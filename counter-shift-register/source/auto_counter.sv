==> flow/design.v <==
module auto_counter
(
    input logic [2:0]KEY,
    input logic CLOCK_50,
    output logic [6:0]HEX0,
    output logic [6:0]HEX1,
    output logic [6:0]HEX2,
    output logic [6:0]HEX3
);
    wire [15:0] curr_count;
    wire div_clk;
    flex_counter #(.NUM_CNT_BITS(22)) U0 (.clk(CLOCK_50), .n_rst(KEY[2]), .clear(1'b0), .count_enable(KEY[0]), .rollover_val(22'd2500000), .rollover_flag(div_clk));
    flex_counter #(.NUM_CNT_BITS(13)) U1 (.clk(CLOCK_50), .n_rst(KEY[2]), .clear(~KEY[1]), .count_enable(div_clk), .rollover_val('1), .count_out(curr_count));
    hex_display D0 (.value(curr_count[3:0]), .disp(HEX0));
    hex_display D1 (.value(curr_count[7:4]), .disp(HEX1));
    hex_display D2 (.value(curr_count[11:8]), .disp(HEX2));
    hex_display D3 (.value(curr_count[15:12]), .disp(HEX3));
endmodule
module hex_display
(
    input wire [3:0]value,
    output wire [6:0]disp
);
    logic [15:0][0:6] display;   
    assign display[0] = 7'b1000000;
    assign display[1] = 7'b1111001;
    assign display[2] = 7'b0100100;
    assign display[3] = 7'b0110000;
    assign display[4] = 7'b0011001;
    assign display[5] = 7'b0010010;
    assign display[6] = 7'b0000010;
    assign display[7] = 7'b1111000;
    assign display[8] = 7'b0000000;
    assign display[9] = 7'b0011000;
    assign display[10] = 7'b0001000;
    assign display[11] = 7'b0000011;
    assign display[12] = 7'b1000110;
    assign display[13] = 7'b0100001;
    assign display[14] = 7'b0000110;
    assign display[15] = 7'b0001110;
    assign disp = display[value];
endmodule
module flex_counter
#(
	parameter NUM_CNT_BITS = 4
)
(
	input logic clk,
	input logic n_rst,
	input logic clear,
	input logic count_enable,
	input logic [(NUM_CNT_BITS-1):0] rollover_val,
	output logic [(NUM_CNT_BITS-1):0] count_out,
	output logic rollover_flag
);
	reg [NUM_CNT_BITS-1:0] next_count_out;
	reg next_rollover_flag;
	always_ff @ (posedge clk, negedge n_rst)
	begin
		if(n_rst == 1'b0) begin
			count_out <= 'b0;
			rollover_flag <= 1'b0;
		end else begin
			count_out <= next_count_out;
			rollover_flag <= next_rollover_flag;
		end
	end
	always_comb
	begin
		next_count_out = count_out;
		next_rollover_flag = 1'b0;
		if(clear) begin
			next_count_out = 'b0;
		end else if (count_enable) begin
			next_count_out = count_out + 1;
		end
		if(next_count_out == rollover_val && count_enable) begin
			next_rollover_flag = 1'b1;
		end
		if(count_out == rollover_val && count_enable) begin
			next_count_out = 'd1;
		end
	end
endmodule
* Reports on auto_counter *
Tool output for the design above, in the order of the flow.
Lines are those of the file above, counted from 1.
Cell names lack the library's common part.
Not given: n/a

set-up
  design top = auto_counter
  clock = CLOCK_50
  library = sky130hd
  timing corner = tt_025C_1v80

* Word level *
Yosys after proc, flatten, opt, wreduce and memory -nomap, before mapping. Memory bits, and registers merged into a memory's read port (data or address), are not among the register bits. Print and check cells are not counted. Equal cells are merged and count once.

storage and ports
  register bits after elaboration = 36
  input bits = 4
  output and inout port bits = 28
  cells after elaboration = 26

cells by class
  add/sub/neg operators = 2
  multiply operators = 4
  equality and inequality tests = 4
  shift operators = 4
  multiplexer cells = 6
  reduce/logical cells = 3

operator list
  operator                                                            number
  112-bit by 32-bit indexed select with 7-bit output with constant A  4
  4-bit by 3-bit multiplier with 7-bit output with constant B         3
  22-bit == test with constant B                                      2
  22-bit two-way mux                                                  2
  13-bit two-way mux                                                  3
  22-bit by 1-bit adder with 22-bit output with constant B            1
  13-bit by 1-bit adder with 13-bit output with constant B            1
  13-bit == test with constant B                                      1
  1-bit by 3-bit multiplier with 4-bit output with constant B         1
  1-bit logical AND                                                   3
  3-bit by 1-bit inequality test with 1-bit output with constant B    1
  1-bit two-way mux                                                   1

* Depth *
Depth = most cells in a row (Yosys ltp): at word level without a register or memory, in the mapped netlist without a sequential cell, where the memories' decode and read muxes count.

logic depth
  depth in word-level cells = 5
  ABC_AREA = 1
  mapped depth = 12
  gate-level depth less buffers = 12

* After synthesis *
The flow's flattened synthesis, as Yosys stat reports it; memories are mapped. The netlist is that of the ABC_AREA named above (0 if unset); the other value can give another one.
Totals and module areas in this step are rounded.

mapped netlist
  standard cells after synthesis = 429
  synthesis area = 2890 µm²
  sequential area = 901 µm²
  flip-flop cells = 36
  buffer cells = 13

cells by type
  cell type  number
  dfrtp_1    36
  nand2_1    108
  inv_1      67
  ha_1       17
  nand3_1    38
  nor2_1     47
  nand4_1    13
  o21ai_0    15
  xor2_1     8
  buf_4      9
  o211ai_1   9
  nor3_1     13
  o22ai_1    8
  nor2_4     4
  nor4_1     6
  o221ai_1   3
  a21oi_1    5
  nand2_2    4

Other cell types: 12; their cells: 19.

* Path before layout *
OpenSTA on the mapped netlist: ideal clock, no wires. The path of least setup slack (recovery checks aside). Input and output delay are each 20% of the period. Register names are those of the netlist, which keeps one name where synthesis merged equal registers.

timing path after synthesis
  kind = reg-to-output
  start point = register U1.count_out[5]
  end point = output port HEX1[3]
  period = 3.97 ns
  data arrival time = 1.232 ns
  data required time = 3.176 ns
  slack = 1.944 ns
  delay of the path = 1.232 ns
  stages = 6
  buffers on the path = 0
  period reached after synthesis = 2.026 ns

"delay of the path" = arrival - input delay + setup time.
At an output port there is no setup time.
"stages": output pins that drive a net of the path, with the launching flip-flop's if there is one; two outputs of one cell count as two.
"period reached after synthesis" = period - worst setup slack (recovery checks aside). The figure is calculated, with input and output delays left at 20% of the set period.
The rows between start and end are the longest chain of elaborated cells between them; the timing report does not say that the signal goes this way. Where chains are equally long, one stands for them.
A line is the first line of the expression or statement that the cell stems from. Yosys adds cells for indexed reads and writes and turns some case tables into memories.

between the ends, after synthesis
  path through = dfrtp_1 inv_1 ha_1 o21ai_0 a21boi_0 o21ai_0
  length of the longest elaborated chain = 2

ends and longest elaborated chain, after synthesis
  element                                             RTL line  text
  start: declaration                                  53        output logic [(NUM_CNT_BITS-1):0] count_out,
  start: assignment                                   61        count_out <= 'b0;
  start: assignment                                   64        count_out <= next_count_out;
  4-bit by 3-bit multiplier with 7-bit output         41        assign disp = display[value];
  112-bit by 32-bit indexed select with 7-bit output  41
  end: declaration                                    6         output logic [6:0]HEX1,

* Worst path after layout *
From the final timing report of run A: the path of least setup slack in the routed layout; clock arrival at registers is part of the times.

timing path after layout
  kind = reg-to-output
  start point = register U1.count_out[1]
  end point = output port HEX0[1]
  period = 1.62 ns
  data arrival time = 1.51 ns
  data required time = 1.30 ns
  slack = -0.21 ns
  stages = 7
  buffers on the path = 2

The rows between start and end are the longest chain of elaborated cells between them; the timing report does not say that the signal goes this way. Where chains are equally long, one stands for them.

between the ends, after layout
  path through = dfrtp_2 inv_4 buf_12 ha_4 inv_2 o22ai_2 buf_2
  length of the longest elaborated chain = 2

ends and longest elaborated chain, after layout
  element                                             RTL line  text
  start: declaration                                  53        output logic [(NUM_CNT_BITS-1):0] count_out,
  start: assignment                                   61        count_out <= 'b0;
  start: assignment                                   64        count_out <= next_count_out;
  4-bit by 3-bit multiplier with 7-bit output         41        assign disp = display[value];
  112-bit by 32-bit indexed select with 7-bit output  41
  end: declaration                                    5         output logic [6:0]HEX0,

Data sheet: physical implementation of auto_counter

Measured data: module auto_counter, platform sky130hd, 2 stored runs of the flow under differing settings, order arbitrary. Input and output delays are each 20% of the period that was set; the output load is 0.01 pF.
By "achieved clock period" is meant the clock period of the run minus its worst setup slack. This is arithmetic on one report: input and output delays are still those of the set period (20% each).
"time used up by the worst setup path" is the time allowed to the run's worst setup path (the clock period less input and output delay, where it has them) less its slack. Clock arrival times count: a late capture clock shortens it, a late launch clock lengthens it.
"power consumption": no workload was simulated; the value follows from the tool's default switching activity.
Measured values are rounded.
A setting shown as - is not set for that run.

setting or result                             run A          run B
period_ns                                     1.62           2.99
CORE_UTILIZATION                              22             24
SETUP_SLACK_MARGIN                            -0.12          0.71
PLACE_DENSITY_LB_ADDON                        0.05           -
CORE_MARGIN                                   2              9
TNS_END_PERCENT                               95             10
ABC_AREA                                      1              0
GPL_TIMING_DRIVEN                             1              -
CTS_CLUSTER_DIAMETER                          239            -
MIN_ROUTING_LAYER                             met1           -
CAP_MARGIN                                    20             20
SLEW_MARGIN                                   20             40
PLACE_DENSITY                                 -              0.84
CELL_PAD_IN_SITES_DETAIL_PLACEMENT            -              0
GPL_ROUTABILITY_DRIVEN                        -              0
MAX_ROUTING_LAYER                             -              met5
achieved clock period (ns)                    1.835          2.559
netlist area reported by Yosys (µm²)          2890           2840
final setup TNS (ns)                          -2.65          0.000
full die area (µm²)                           14100          16100
worst slack on setup checks (ns)              -0.215         0.431
utilization of the finished layout (%)        37.5           29.8
standard-cell area of the final layout (µm²)  4770           3430
time used up by the worst setup path (ns)     1.51           1.96
kind of the worst setup path                  reg-to-output  reg-to-output
power consumption (W)                         0.00276        0.00133
